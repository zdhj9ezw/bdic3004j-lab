==> flow/design.v <==
module ALU (output reg [4:0] ALU_out, input [3:0] Data_A, Data_B, input [2:0] Opcode);
	parameter	Add		= 3'b000,	 
					Subtract	= 3'b001,	 
					Or_AB		= 3'b010,	 
					And_AB	= 3'b011,	 
					Not_A		= 3'b100,	 
					Exor		= 3'b101,	 
					Exnor		= 3'b110,	 
					Ror_A		= 3'b111;	 
	always@(*)
	case(Opcode)
		Add:			ALU_out =  Data_A + Data_B;
		Subtract:	ALU_out =  Data_A - Data_B;
		Or_AB:		ALU_out =  Data_A | Data_B;
		And_AB:		ALU_out =  Data_A & Data_B;
		Not_A:		ALU_out =  ~ Data_A;
		Exor:			ALU_out =  Data_A ^ Data_B;
		Exnor:		ALU_out =  Data_A ~^ Data_B;
		Ror_A:		ALU_out <= {Data_A[0],Data_A[3:1]};
	endcase
endmodule
module Lab2 (
	output [4:0] ALU_out,
	output Led_idle, Led_wait, Led_rdy,
	input [3:0] Data,
	input [2:0] Opcode,
	input Go,
	input clk,reset
);
	wire [3:0] Reg_out;
	ALU				M1 (ALU_out, Data, Reg_out, Opcode);
	Register			M2 (Reg_out, Data, Load, clk, reset);
	Toggle_Button	M3 (Load, Led_idle, Led_wait, Led_rdy, Go, clk, reset);
endmodule
module Register (output reg [3:0] Reg_out, input [3:0] Data, input Load, clk, reset);
	always @(posedge clk) begin
		if(reset) Reg_out = 4'b0;
		else begin
			if(Load) Reg_out <= Data ;
		end
	end
endmodule
module Toggle_Button (output reg Load, Led_idle, Led_wait, Led_rdy, input Go, clk, reset);
	reg [1:0] state = 0;
	always @(posedge clk) begin
		if(reset) state = 0;
		else begin
			if(Go && state == 0) state = 2'b1;
			else if(state == 1) state = 2'b10;
			else if(!Go && state == 2'b10) state = 2'b11; 
			else if (Go && state == 2'b11) begin
				state = 2'b1;
				Led_rdy = 0;
			end
		end
		case(state)
			2'b0:				begin
									Led_idle = 1;
									Led_wait = 0;
									Led_rdy = 0;
									Load = 0;
								end
			2'b1: 			begin
									Led_idle = 0;
									Load = 1;
								end
			2'b10:			begin
									Load = 0;
									Led_wait = 1;
								end
			2'b11:			begin
									Led_wait = 0;
									Led_rdy = 1;
								end
		endcase
	end
endmodule
# ---- Tool chain data of Lab2
# Tool output for the design above, in the order of the flow.
# Lines are those of the file above, counted from 1.
# A cell with - has no value.
dict set report setup {
  top_module {Lab2}
  clk_port {clk}
  lib {sky130hd}
  lib_corner {tt_025C_1v80}
}

# ---- Elaborated design
# Yosys after proc, flatten, opt, wreduce and memory -nomap, before mapping. Memory bits, and registers merged into a memory's read port (data or address), are not among the register bits. Print and check cells are not counted. Equal cells are merged and count once.
dict set report word_totals {
  reg_bits 10
  memories 0
  mem_bits_ro 0
  clocked_rd_ports_x_width 0
  latch_bits 0
  in_bits 10
  ram_bits 0
  output_inout_bits 8
}
dict set report classes {
  add_sub_neg 2
  shifts 0
  n_cmp 0
  mul 0
  eq_ne 18
  n_reduce_logical 12
  n_mux 15
  n_div 0
  logic 5
}
# operator n
set ops {}
lappend ops {{parallel mux 5 bit (select 8 bit)} 1}
lappend ops {{equality test 3 bit (second input constant)} 4}
lappend ops {{2-to-1 mux 2 bit} 5}
lappend ops {{equality test 2 bit (second input constant)} 4}
lappend ops {{inequality test 2 bit (second input constant)} 4}
lappend ops {{OR reduction 2 bit} 4}
lappend ops {{equality test 3 x 2 -> 1 bit (second input constant)} 2}
lappend ops {{parallel mux 1 bit (select 2 bit)} 3}
lappend ops {{adder 4 x 4 -> 5 bit} 1}
lappend ops {{subtractor 4 x 4 -> 5 bit} 1}
lappend ops {{XNOR 4 x 4 -> 5 bit} 1}
lappend ops {{NOT 4 -> 5 bit} 1}
lappend ops {{AND reduction 5 bit} 1}
lappend ops {{2-to-1 mux 1 bit} 5}
lappend ops {{equality test 2 x 1 -> 1 bit (second input constant)} 2}
lappend ops {{zero test 2 bit} 2}
lappend ops {{bitwise AND 4 bit} 1}
lappend ops {{OR 4 bit} 1}
lappend ops {{bitwise XOR 4 bit} 1}
lappend ops {{logical AND 1 bit} 3}
lappend ops {{equality test 3 x 1 -> 1 bit (second input constant)} 1}
lappend ops {{zero test 3 bit} 1}
lappend ops {{parallel mux 1 bit (select 3 bit)} 1}
lappend ops {{inequality test 2 x 1 -> 1 bit (second input constant)} 1}
lappend ops {{zero test 1 bit} 1}

# ---- Longest topological paths
# Yosys ltp: most cells in a row. Word level: on the elaborated netlist, between registers, memories and ports. Mapped: between sequential cells and ports; inverters and the memories' decode and read muxes count.
dict set report depth {
  depth_word 11
  ABC_AREA 0
  ltp_mapped 11
  ltp_nobuf 10
}

# ---- After synthesis
# Yosys stat after the flow's synthesis: flattened, memories mapped to cells. It holds for the ABC_AREA given above (unset counts as 0); a run with the other value may have another netlist.
dict set report synth_totals {
  cell_count 123
  area_um2 1034.7
  ff_cells 10
  sequential_area_um2 240.2
  buf_cells 7
}
# type n area_total_um2
set types {}
lappend types {sky130_fd_sc_hd__ha_1 16 200.192}
lappend types {sky130_fd_sc_hd__dfxtp_1 6 120.115}
lappend types {sky130_fd_sc_hd__edfxtp_1 4 120.115}
lappend types {sky130_fd_sc_hd__mux2i_1 7 70.067}
lappend types {sky130_fd_sc_hd__inv_1 16 60.058}
lappend types {sky130_fd_sc_hd__nor2_1 13 48.797}
lappend types {sky130_fd_sc_hd__a21oi_1 9 45.043}
lappend types {sky130_fd_sc_hd__xnor2_1 3 26.275}
lappend types {sky130_fd_sc_hd__nor2b_1 4 25.024}
lappend types {sky130_fd_sc_hd__a211oi_1 3 22.522}
lappend types {sky130_fd_sc_hd__o31ai_1 3 22.522}
lappend types {sky130_fd_sc_hd__fa_1 1 20.019}
lappend types {sky130_fd_sc_hd__xor2_1 2 17.517}
lappend types {sky130_fd_sc_hd__a221oi_2 1 15.014}
lappend types {sky130_fd_sc_hd__buf_2 3 15.014}
lappend types {sky130_fd_sc_hd__nor3_1 3 15.014}
lappend types {sky130_fd_sc_hd__nor2b_4 1 13.763}
lappend types {sky130_fd_sc_hd__nand2b_1 2 12.512}
# Not listed: further types 20, cells in them 26.
# The figures by module come from a second, unflattened synthesis with its own total; it is not the netlist above.
dict set report unflattened {
  cells_unflattened 104
  area_unflattened_um2 997.2
}
# Each row is one instance without its submodules.
# mod mod_area_um2 cells seq_area_um2 instances
set modules {}
lappend modules {ALU 571.8 66 0.0 1}
lappend modules {Toggle_Button 285.3 25 160.2 1}
lappend modules {Register 140.1 13 80.1 1}
lappend modules {Lab2 0.0 0 0.0 1}

# ---- Path before layout
# Path of least setup slack by OpenSTA after synthesis, without wires, with an ideal clock, recovery checks aside; 20% of the period is set as input and as output delay. Where synthesis merged equal registers, the netlist keeps one of their names.
dict set report synth_timing {
  path_kind {input -> output}
  start {input Opcode[0]}
  end {output ALU_out[3]}
  setup_slack_ns 0.176
  period_ns 3.12
  t_first_pin_ns 0.624
  in_delay_ns 0.624
  driving_pins 10
  path_delay_ns 1.696
  path_buffers 2
  required_ns 2.496
  arrival_time_ns 2.320
  synth_period_reached_ns 2.944
}
# "path_delay_ns" = arrival - input delay + setup time.
# At an output port there is no setup time.
# "driving_pins" counts driving pins, that of a launching flip-flop among them; a cell with two outputs on the path counts twice.
# "synth_period_reached_ns" is the clock period less the worst setup slack; recovery checks do not enter. This is arithmetic on one report: input and output delays are still those of the set period (20% each).
# The rows between start and end are the longest chain of elaborated cells between them; the timing report does not say that the signal goes this way. Where chains are equally long, one stands for them.
# A line is the first line of the expression or statement that the cell stems from. Yosys adds cells for indexed reads and writes and turns some case tables into memories.
dict set report synth_via {
  cell_sequence {sky130_fd_sc_hd__buf_2 -> sky130_fd_sc_hd__buf_2 -> sky130_fd_sc_hd__nand2_1 -> sky130_fd_sc_hd__o21ai_1 -> sky130_fd_sc_hd__inv_2 -> sky130_fd_sc_hd__ha_1 -> sky130_fd_sc_hd__a21o_1 -> sky130_fd_sc_hd__a21oi_1 -> sky130_fd_sc_hd__xor2_1 -> sky130_fd_sc_hd__o31ai_1}
  elab_chain_cells 2
}
# element line_no
set synth_lines {}
lappend synth_lines {{start: declaration} 26} ;# input [2:0] Opcode,
lappend synth_lines {{equality test 3 bit} 11} ;# case(Opcode)
lappend synth_lines {{parallel mux 5 bit (select 8 bit)} 11}
lappend synth_lines {{end: declaration} 23} ;# output [4:0] ALU_out,

# ---- Worst path after layout
# From the final timing report of run A: the path of least setup slack in the routed layout; clock arrival at registers is part of the times.
dict set report layout_timing {
  path_kind {register -> output}
  start {register M2.Reg_out[0]}
  end {output ALU_out[4]}
  setup_slack_ns -0.59
  driving_pins 10
  path_buffers 2
  arrival_time_ns 2.16
  required_ns 1.58
  t_first_pin_ns 0.27
  period_ns 1.97
}
# The rows between start and end are the longest chain of elaborated cells between them; the timing report does not say that the signal goes this way. Where chains are equally long, one stands for them.
dict set report layout_via {
  cell_sequence {sky130_fd_sc_hd__dfxtp_2 -> sky130_fd_sc_hd__buf_4 -> sky130_fd_sc_hd__o31ai_1 -> sky130_fd_sc_hd__xnor2_1 -> sky130_fd_sc_hd__ha_1 -> sky130_fd_sc_hd__o21ai_2 -> sky130_fd_sc_hd__nand2b_1 -> sky130_fd_sc_hd__xor2_1 -> sky130_fd_sc_hd__o221ai_2 -> sky130_fd_sc_hd__buf_2}
  elab_chain_cells 2
}
# element line_no
set layout_lines {}
lappend layout_lines {{start: declaration} 35} ;# module Register (output reg [3:0] Reg_out, input [3:0] Data, input Load, clk, reset);
lappend layout_lines {{start: assignment} 37} ;# if(reset) Reg_out = 4'b0;
lappend layout_lines {{start: assignment} 39} ;# if(Load) Reg_out <= Data ;
lappend layout_lines {{subtractor 4 x 4 -> 5 bit} 13} ;# Subtract: ALU_out = Data_A - Data_B;
lappend layout_lines {{parallel mux 5 bit (select 8 bit)} 11} ;# case(Opcode)
lappend layout_lines {{end: declaration} 23} ;# output [4:0] ALU_out,

; Record of 2 stored runs of the RTL-to-layout flow on Lab2, platform sky130hd. The runs are unordered. Constraints: input delay and output delay 20% of the set period each, output load 0.01 pF.
; "timing.achieved_period_ns" = clock period - worst setup slack. The figure is calculated, with input and output delays left at 20% of the set period.
; "worst_path_time_ns" is the time allowed to the run's worst setup path (the clock period less input and output delay, where it has them) less its slack. Clock arrival times count: a late capture clock shortens it, a late launch clock lengthens it.
; "total_power_mw" rests on the timing tool's default activity at the inputs, not on a simulated workload.

[run A: settings]
period_ns = 1.97
CORE_UTILIZATION = 45
SETUP_SLACK_MARGIN = 0.59
PLACE_DENSITY = 0.68
CORE_ASPECT_RATIO = 1.62
CELL_PAD_IN_SITES_DETAIL_PLACEMENT = 0
GPL_ROUTABILITY_DRIVEN = 1
CAP_MARGIN = 35
MIN_ROUTING_LAYER = met2
MAX_ROUTING_LAYER = met4
CORE_MARGIN = 2
SLEW_MARGIN = 20
[run A: results]
design_die_area_um2 = 2710.1
worst_path_time_ns = 2.16
path_kind = register -> output
total_power_mw = 1.116
ys_area_um2 = 1034.7
worst_hold_slack_ns = 0.624
worstSetupSlack_ns = -0.587
utilization_pct = 79.9
fin_tns_ns = -1.878
timing.achieved_period_ns = 2.557

[run B: settings]
period_ns = 3.43
SETUP_SLACK_MARGIN = 0.52
CAP_MARGIN = 20
CORE_MARGIN = 2
CORE_UTILIZATION = 40
SLEW_MARGIN = 20
[run B: results]
design_die_area_um2 = 3009.6
worst_path_time_ns = 1.78
path_kind = input -> output
total_power_mw = 0.5721
ys_area_um2 = 1034.7
worst_hold_slack_ns = 0.535
worstSetupSlack_ns = 0.275
utilization_pct = 61.9
fin_tns_ns = 0.000
timing.achieved_period_ns = 3.155
